==> flow/design.v <==
module shift_register(
  input clk,
  input [7:0] data_in,
  input [2:0] opt,
  output [7:0] data_out
);
reg [7:0] reg_data;
always @(posedge clk) begin
  case (opt) 
    3'b000 : reg_data <= 8'b0;
    3'b001 : reg_data <= data_in;
    3'b010 : reg_data <= {1'b0, reg_data[7:1]};
    3'b011 : reg_data <= {reg_data[6:0], 1'b0};
    3'b100 : reg_data <= {reg_data[7], reg_data[7:1]};
    3'b101 : reg_data <= {reg_data[6:0], data_in[0]};
    3'b110 : reg_data <= {reg_data[0], reg_data[7:1]};
    3'b111 : reg_data <= {reg_data[6:0], reg_data[7]};
  endcase 
end
assign data_out = reg_data;
endmodule
Step by step through the tools: shift_register
The steps from the RTL of shift_register to its reports follow in flow order.
Lines are those of the file above, counted from 1.
Cell names lack the library's common part.
{"block": "inputs", "top": "shift_register", "clk_port": "clk", "cell_library": "sky130hd", "pvt_corner": "tt_025C_1v80"}

Elaborated design
Counts by Yosys on the flattened word-level netlist (proc, flatten, opt, wreduce; memories kept). Register bits leave out memories and registers merged into their read ports (data or address). Print and check cells are left out. Cells with the same type and inputs are merged into one.
{"block": "classes", "multipliers": 0, "n_logic": 0, "div_mod_pow": 0, "equal": 7, "mux": 1, "n_addsub": 0, "compare": 0, "shifts": 0, "reduce_logical": 1}
{"block": "ops", "operator": "case mux 8 bit (select 8 bit)", "n": 1}
{"block": "ops", "operator": "equality test 3 bit with constant B", "n": 4}
{"block": "ops", "operator": "equality test 3 x 2 -> 1 bit with constant B", "n": 2}
{"block": "ops", "operator": "equality test 3 x 1 -> 1 bit with constant B", "n": 1}
{"block": "ops", "operator": "logical NOT 3 bit", "n": 1}
{"block": "bits", "mem_bits_ro": 0, "clocked_rd_ports_x_width": 0, "output_inout_bits": 8, "mem_bits_rw": 0, "register_bits": 8, "latchBits": 0, "inputBits": 12, "n_memories": 0}

Longest topological paths
Yosys ltp: most cells in a row. Word level: on the elaborated netlist, between registers, memories and ports. Mapped: between sequential cells and ports; inverters and the memories' decode and read muxes count.
{"block": "depth", "ltp_word": 2, "abc_area": 0, "ltp_mapped": 4, "mapped_depth_nobuf": 3}

After synthesis
Yosys stat after the flow's synthesis: flattened, memories mapped to cells. It holds for the ABC_AREA given above (unset counts as 0); a run with the other value may have another netlist.
{"block": "synth_totals", "yosys_area_um2": 416.6, "stdcells": 44, "flip_flops": 8, "buf_cells": 3}
{"block": "by_type", "cell_type": "dfxtp_1", "n": 7, "type_area_um2": 140.134}
{"block": "by_type", "cell_type": "nand3_1", "n": 10, "type_area_um2": 50.048}
{"block": "by_type", "cell_type": "a21oi_2", "n": 5, "type_area_um2": 43.792}
{"block": "by_type", "cell_type": "edfxtp_1", "n": 1, "type_area_um2": 30.029}
{"block": "by_type", "cell_type": "nand3b_1", "n": 3, "type_area_um2": 22.522}
{"block": "by_type", "cell_type": "mux2i_1", "n": 2, "type_area_um2": 20.019}
{"block": "by_type", "cell_type": "o211ai_1", "n": 2, "type_area_um2": 15.014}
{"block": "by_type", "cell_type": "a31oi_2", "n": 1, "type_area_um2": 12.512}
{"block": "by_type", "cell_type": "o211ai_2", "n": 1, "type_area_um2": 12.512}
{"block": "by_type", "cell_type": "buf_6", "n": 1, "type_area_um2": 11.261}
{"block": "by_type", "cell_type": "nand2_1", "n": 3, "type_area_um2": 11.261}
{"block": "by_type", "cell_type": "buf_2", "n": 2, "type_area_um2": 10.01}
{"block": "by_type", "cell_type": "nand4b_1", "n": 1, "type_area_um2": 8.758}
{"block": "by_type", "cell_type": "nand2_2", "n": 1, "type_area_um2": 6.256}
{"block": "by_type", "cell_type": "nand4_1", "n": 1, "type_area_um2": 6.256}
{"block": "by_type", "cell_type": "nor2_2", "n": 1, "type_area_um2": 6.256}
{"block": "by_type", "cell_type": "or2_1", "n": 1, "type_area_um2": 6.256}
{"block": "by_type", "cell_type": "nor2_1", "n": 1, "type_area_um2": 3.754}

Worst setup path after synthesis
Path of least setup slack by OpenSTA after synthesis, without wires, with an ideal clock, recovery checks aside; 20% of the period is set as input and as output delay. Where synthesis merged equal registers, the netlist keeps one of their names.
{"block": "synth_timing", "kind": "input to register", "startpoint": "input opt[1]", "endpoint": "register reg_data[2]", "setup_ns": 0.129, "path_delay_ns": 0.658, "path_buffers": 1, "tclk_ns": 0.901, "t_first_pin_ns": 0.180, "arrival_ns": 0.709, "t_required_ns": 0.772, "slack_ns": 0.063, "path_stages": 4, "synth_period_reached_ns": 0.838}
"path_delay_ns" is the arrival time less input delay plus setup time.
"path_stages" counts driving pins, that of a launching flip-flop among them; a cell with two outputs on the path counts twice.
"synth_period_reached_ns" = period - worst setup slack (recovery checks aside). The figure is calculated, with input and output delays left at 20% of the set period.
Between the ends stands the longest chain of elaborated cells between them, by number of cells; it is not shown to be the way that was timed. Of several equally long chains one is given.
A line is the first line of the expression or statement that the cell stems from. Yosys adds cells for indexed reads and writes and turns some case tables into memories.
A register here has more assigning lines than the two given.
{"block": "synth_between", "cell_sequence": "or2_1 -> buf_6 -> a21oi_2 -> a31oi_2", "elab_chain_cells": 2, "cells_between": 9, "cone_lines": 1, "classes_between": "eq/ne: 7; mux: 1; reduce/logical: 1"}
{"block": "synth_lines", "item": "start, declared", "line": 4, "rtl": "input [2:0] opt,"}
{"block": "synth_lines", "item": "equality test 3 bit", "line": 9, "rtl": "case (opt)"}
{"block": "synth_lines", "item": "case mux 8 bit (select 8 bit)", "line": 9}
{"block": "synth_lines", "item": "end, assigned", "line": 11, "rtl": "3'b001 : reg_data <= data_in;"}
{"block": "synth_lines", "item": "end, assigned", "line": 12, "rtl": "3'b010 : reg_data <= {1'b0, reg_data[7:1]};"}
{"block": "synth_lines", "item": "end, declared", "line": 7, "rtl": "reg [7:0] reg_data;"}

Appendix: runs

Stored flow runs of shift_register (2 of them; Yosys, OpenROAD, sky130hd). They differ in their settings and are not a sequence. Constraints: input delay and output delay 20% of the set period each, output load 0.01 pF.

Run A
==> flow/run.sh <==
#!/bin/bash
# the make line also repeats the synthesis and layout settings of config.mk as NAME=value (left out here)
make -C /OpenROAD-flow-scripts/flow DESIGN_CONFIG=/design/flow/config.mk WORK_HOME=/design/flow/orfs CLKGATE_MAP_FILE= finish
==> flow/config.mk <==
export PLATFORM = sky130hd
export DESIGN_NAME = shift_register
export DESIGN_NICKNAME = shift_register
export VERILOG_FILES = /design/flow/design.v
export SDC_FILE = /design/flow/constraint.sdc
export NUM_CORES = 4
export LEC_CHECK = 0
export CAP_MARGIN = 20
export CORE_MARGIN = 10
export CORE_UTILIZATION = 72
export CTS_CLUSTER_SIZE = 77
export MIN_ROUTING_LAYER = met1
export PLACE_DENSITY_LB_ADDON = 0.19
export SLEW_MARGIN = 20
==> flow/constraint.sdc <==
create_clock -name core_clock -period 0.515 [get_ports {clk}]
set_input_delay 0.1030 -clock core_clock [delete_from_list [all_inputs] [get_ports {clk}]]
set_output_delay 0.1030 -clock core_clock [all_outputs]
set_load 0.01 [all_outputs]

==> results of run A, as JSON <==
{
  "outcome": "did not finish, floorplanning stopped with PDN-0185"
}

Run B
==> flow/run.sh <==
#!/bin/bash
# the make line also repeats the synthesis and layout settings of config.mk as NAME=value (left out here)
make -C /OpenROAD-flow-scripts/flow DESIGN_CONFIG=/design/flow/config.mk WORK_HOME=/design/flow/orfs CLKGATE_MAP_FILE= finish
==> flow/config.mk <==
export PLATFORM = sky130hd
export DESIGN_NAME = shift_register
export DESIGN_NICKNAME = shift_register
export VERILOG_FILES = /design/flow/design.v
export SDC_FILE = /design/flow/constraint.sdc
export NUM_CORES = 4
export LEC_CHECK = 0
export ABC_AREA = 1
export CAP_MARGIN = 40
export CELL_PAD_IN_SITES_DETAIL_PLACEMENT = 2
export CORE_MARGIN = 5
export CORE_UTILIZATION = 68
export CTS_CLUSTER_SIZE = 32
export GPL_TIMING_DRIVEN = 0
export PLACE_DENSITY_LB_ADDON = 0.11
export SETUP_SLACK_MARGIN = -0.05
export SLEW_MARGIN = 20
export TNS_END_PERCENT = 90
==> flow/constraint.sdc <==
create_clock -name core_clock -period 0.755 [get_ports {clk}]
set_input_delay 0.1510 -clock core_clock [delete_from_list [all_inputs] [get_ports {clk}]]
set_output_delay 0.1510 -clock core_clock [all_outputs]
set_load 0.01 [all_outputs]

==> results of run B, as JSON <==
{
  "outcome": "did not finish, floorplanning stopped with PDN-0185"
}
